==> flow/design.v <==
module alu(
    input clk,
    input rst,
    input [3:0]a, 
    input [3:0]b,
    input [2:0]op,
    output reg [3:0]result
);
parameter add=3'b000, sub=3'b001, andd=3'b010, orr=3'b011, nott=3'b100; 
always@(posedge clk)
begin
  if(rst)
        result<=0;
  else 
    begin 
        case(op)
        add: result<= a+b;
        sub: result<= a-b;
        andd: result<= a&b;
        orr: result<= a|b;
        nott: result <= (a != 0) ? ~a : ~b;
        endcase  
    end 
end 
endmodule 
======== From RTL to reports: alu ========
Tool output for the design above, in the order of the flow.
Lines are those of the file above, counted from 1.
Operators: Yosys type, input widths -> output width; for muxes data width and select width s.
A cell with -- has no value.
inputs
  top ..................................... alu
  clock port .............................. clk
  cell library ............................ sky130hd
  corner .................................. tt_025C_1v80

======== Elaborated design ========
Source: Yosys, flattened and elaborated, memories not mapped. Widths are those after wreduce. Registers that Yosys merges into a memory's read port (data or address) are not register bits. Print and check cells do not count. Equal cells are merged and count once.
storage and ports
  register bits ........................... 4
  bits in read-only memories .............. 0
  output and inout bits ................... 4
  latch bits .............................. 0
  RAM bits ................................ 0
  memories kept ........................... 0
  clocked read ports x word width ......... 0
  bits of input ports ..................... 13
operators by class
  reduce/logical cells .................... 3
  add/sub/neg operators ................... 2
  bitwise operators ....................... 4
  divide/modulo/power cells ............... 0
  shifts and indexed selects .............. 0
  muxes and demuxes ....................... 2
  eq/ne operators ......................... 4
  order comparisons ....................... 0
  multipliers ............................. 0
operator list
  operator            count
  $pmux 4 s5          1
  $not 4->4           2
  $eq 3x2->1 const B  2
  $reduce_bool 5->1   1
  $add 4x4->4         1
  $sub 4x4->4         1
  $and 4x4->4         1
  $or 4x4->4          1
  $reduce_bool 4->1   1
  $mux 4              1
  $eq 3x1->1 const B  1
  $eq 3x3->1 const B  1
  $logic_not 3->1     1

======== Logic depth ========
Longest topological path by Yosys (ltp), each cell counted once; first at word level (registers and memories cut), then after technology mapping (sequential cells cut; the memories' decode and read muxes count).
logic depth
  word-level depth ........................ 3
  ABC_AREA ................................ 0
  mapped depth ............................ 9
  mapped depth without buffers ............ 9

======== Mapped cells and area ========
The flow's flattened synthesis, as Yosys stat reports it; memories are mapped. The netlist is that of the ABC_AREA named above (0 if unset); the other value can give another one.
mapped netlist
  buffer cells ............................ 3
  area of sequential cells ................ 80.1 µm²
  cells in the netlist .................... 69
  mapped area ............................. 540.5 µm²
  flip-flops .............................. 4
cell types
  cell type                   count
  sky130_fd_sc_hd__dfxtp_1    4
  sky130_fd_sc_hd__ha_1       6
  sky130_fd_sc_hd__a211oi_1   4
  sky130_fd_sc_hd__inv_1      8
  sky130_fd_sc_hd__nor2_1     8
  sky130_fd_sc_hd__a311oi_1   3
  sky130_fd_sc_hd__a21oi_1    5
  sky130_fd_sc_hd__fa_1       1
  sky130_fd_sc_hd__o21ai_0    4
  sky130_fd_sc_hd__xnor2_1    2
  sky130_fd_sc_hd__a2111oi_2  1
  sky130_fd_sc_hd__nor3b_1    2
  sky130_fd_sc_hd__a31oi_1    2
  sky130_fd_sc_hd__nand2b_1   2
  sky130_fd_sc_hd__buf_6      1
  sky130_fd_sc_hd__mux2_2     1
  sky130_fd_sc_hd__maj3_1     1
  sky130_fd_sc_hd__a221oi_1   1
Other cell types: 13; their cells: 13.

======== Path before layout ========
OpenSTA on the mapped netlist: ideal clock, no wires. The path of least setup slack (recovery checks aside). Input and output delay are each 20% of the period. Register names are those of the netlist, which keeps one name where synthesis merged equal registers.
timing after synthesis
  kind .................................... input to register
  start point ............................. input port op[1]
  end point ............................... register result[3]
  data required time ...................... 2.947 ns
  input delay ............................. 0.610 ns
  delay of the path ....................... 1.888 ns
  slack ................................... 0.552 ns
  clock period ............................ 3.05 ns
  launch time at the first pin ............ 0.610 ns
  library setup time ...................... 0.103 ns
  driving pins on the path ................ 9
  arrival ................................. 2.395 ns
  synthesis period reached ................ 2.498 ns
"delay of the path" is the arrival time less input delay plus setup time.
"driving pins on the path": output pins that drive a net of the path, with the launching flip-flop's if there is one; two outputs of one cell count as two.
"synthesis period reached" = period - worst setup slack (recovery checks aside). The figure is calculated, with input and output delays left at 20% of the set period.
The rows between start and end are the longest chain of elaborated cells between them; the timing report does not say that the signal goes this way. Where chains are equally long, one stands for them.
A line is the first line of the expression or statement that the cell stems from. Yosys adds cells for indexed reads and writes and turns some case tables into memories.
A register here has more assigning lines than the two given.
on the way, after synthesis
  path through ............................ sky130_fd_sc_hd__buf_6 sky130_fd_sc_hd__nor3b_1 sky130_fd_sc_hd__mux2_2 sky130_fd_sc_hd__inv_1 sky130_fd_sc_hd__ha_1 sky130_fd_sc_hd__nor2b_1 sky130_fd_sc_hd__o21ai_0 sky130_fd_sc_hd__a221oi_1 sky130_fd_sc_hd__a2111oi_2
  length of the longest elaborated chain .. 2
RTL lines, path after synthesis
  item             RTL line  RTL
  start, declared  6         input [2:0]op,
  $eq 3x3->1       16        case(op)
  $pmux 4 s5       16
  end, assigned    17        add: result<= a+b;
  end, assigned    18        sub: result<= a-b;
  end, declared    7         output reg [3:0]result

======== Timing after layout ========
From the final timing report of flow run 1: the path of least setup slack in the routed layout; clock arrival at registers is part of the times.
timing after layout
  kind .................................... input to register
  start point ............................. input port op[2]
  end point ............................... register result[3]
  slack ................................... 1.02 ns
  driving pins on the path ................ 9
  data required time ...................... 4.30 ns
  launch time at the first pin ............ 0.83 ns
  library setup time ...................... 0.10 ns
  arrival ................................. 3.28 ns
  input delay ............................. 0.83 ns
  clock period ............................ 4.16 ns
The rows between start and end are the longest chain of elaborated cells between them; the timing report does not say that the signal goes this way. Where chains are equally long, one stands for them.
A register here has more assigning lines than the two given.
on the way, after layout
  path through ............................ sky130_fd_sc_hd__clkdlybuf4s50_1 sky130_fd_sc_hd__nor3b_1 sky130_fd_sc_hd__mux2_2 sky130_fd_sc_hd__inv_1 sky130_fd_sc_hd__ha_1 sky130_fd_sc_hd__nor2b_1 sky130_fd_sc_hd__o21ai_0 sky130_fd_sc_hd__a221oi_1 sky130_fd_sc_hd__a2111oi_2
  length of the longest elaborated chain .. 2
RTL lines, path after layout
  item             RTL line  RTL
  start, declared  6         input [2:0]op,
  $eq 3x3->1       16        case(op)
  $pmux 4 s5       16
  end, assigned    17        add: result<= a+b;
  end, assigned    18        sub: result<= a-b;
  end, declared    7         output reg [3:0]result

==> runs of alu <==
Measured data: module alu, platform sky130hd, 2 stored runs of the flow under differing settings, order arbitrary. Input and output delays are each 20% of the period that was set; the output load is 0.01 pF.
"achieved clock period" = clock period - worst setup slack. The figure is calculated, with input and output delays left at 20% of the set period.
"overall power" rests on the timing tool's default activity at the inputs, not on a simulated workload.

======== flow run 1 ========
==> flow/run.sh <==
#!/bin/bash
# the make line also repeats the synthesis and layout settings of config.mk as NAME=value (left out here)
make -C /OpenROAD-flow-scripts/flow DESIGN_CONFIG=/design/flow/config.mk WORK_HOME=/design/flow/orfs CLKGATE_MAP_FILE= finish
==> flow/config.mk <==
export PLATFORM = sky130hd
export DESIGN_NAME = alu
export DESIGN_NICKNAME = alu
export VERILOG_FILES = /design/flow/design.v
export SDC_FILE = /design/flow/constraint.sdc
export NUM_CORES = 4
export LEC_CHECK = 0
export CAP_MARGIN = 30
export CELL_PAD_IN_SITES_GLOBAL_PLACEMENT = 0
export CORE_MARGIN = 5
export CORE_UTILIZATION = 36
export CTS_CLUSTER_SIZE = 28
export MIN_ROUTING_LAYER = met1
export PLACE_DENSITY_LB_ADDON = 0.11
export SETUP_SLACK_MARGIN = -0.12
export SLEW_MARGIN = 40
==> flow/constraint.sdc <==
create_clock -name core_clock -period 4.16 [get_ports {clk}]
set_input_delay 0.8320 -clock core_clock [delete_from_list [all_inputs] [get_ports {clk}]]
set_output_delay 0.8320 -clock core_clock [all_outputs]
set_load 0.01 [all_outputs]

-------- measured, flow run 1 --------
  overall power ........................... 170.8 uW
  full die area ........................... 2,376.6 µm²
  total negative setup slack .............. 0.000 ns
  setup slack of the critical path ........ 1.022 ns
  achieved clock period ................... 3.138 ns
  worst hold slack ........................ 0.545 ns
  chip area in the Yosys report ........... 540.5 µm²
  utilization in the final report ......... 49.7%

======== flow run 2 ========
==> flow/run.sh <==
#!/bin/bash
# the make line also repeats the synthesis and layout settings of config.mk as NAME=value (left out here)
make -C /OpenROAD-flow-scripts/flow DESIGN_CONFIG=/design/flow/config.mk WORK_HOME=/design/flow/orfs CLKGATE_MAP_FILE= finish
==> flow/config.mk <==
export PLATFORM = sky130hd
export DESIGN_NAME = alu
export DESIGN_NICKNAME = alu
export VERILOG_FILES = /design/flow/design.v
export SDC_FILE = /design/flow/constraint.sdc
export NUM_CORES = 4
export LEC_CHECK = 0
export CAP_MARGIN = 20
export CORE_MARGIN = 2
export CORE_UTILIZATION = 40
export SETUP_SLACK_MARGIN = 0.77
export SLEW_MARGIN = 20
==> flow/constraint.sdc <==
create_clock -name core_clock -period 2.98 [get_ports {clk}]
set_input_delay 0.5960 -clock core_clock [delete_from_list [all_inputs] [get_ports {clk}]]
set_output_delay 0.5960 -clock core_clock [all_outputs]
set_load 0.01 [all_outputs]

-------- measured, flow run 2 --------
  overall power ........................... 259.8 uW
  full die area ........................... 1,661.4 µm²
  total negative setup slack .............. 0.000 ns
  setup slack of the critical path ........ 0.844 ns
  achieved clock period ................... 2.136 ns
  worst hold slack ........................ 0.556 ns
  chip area in the Yosys report ........... 540.5 µm²
  utilization in the final report ......... 65.3%
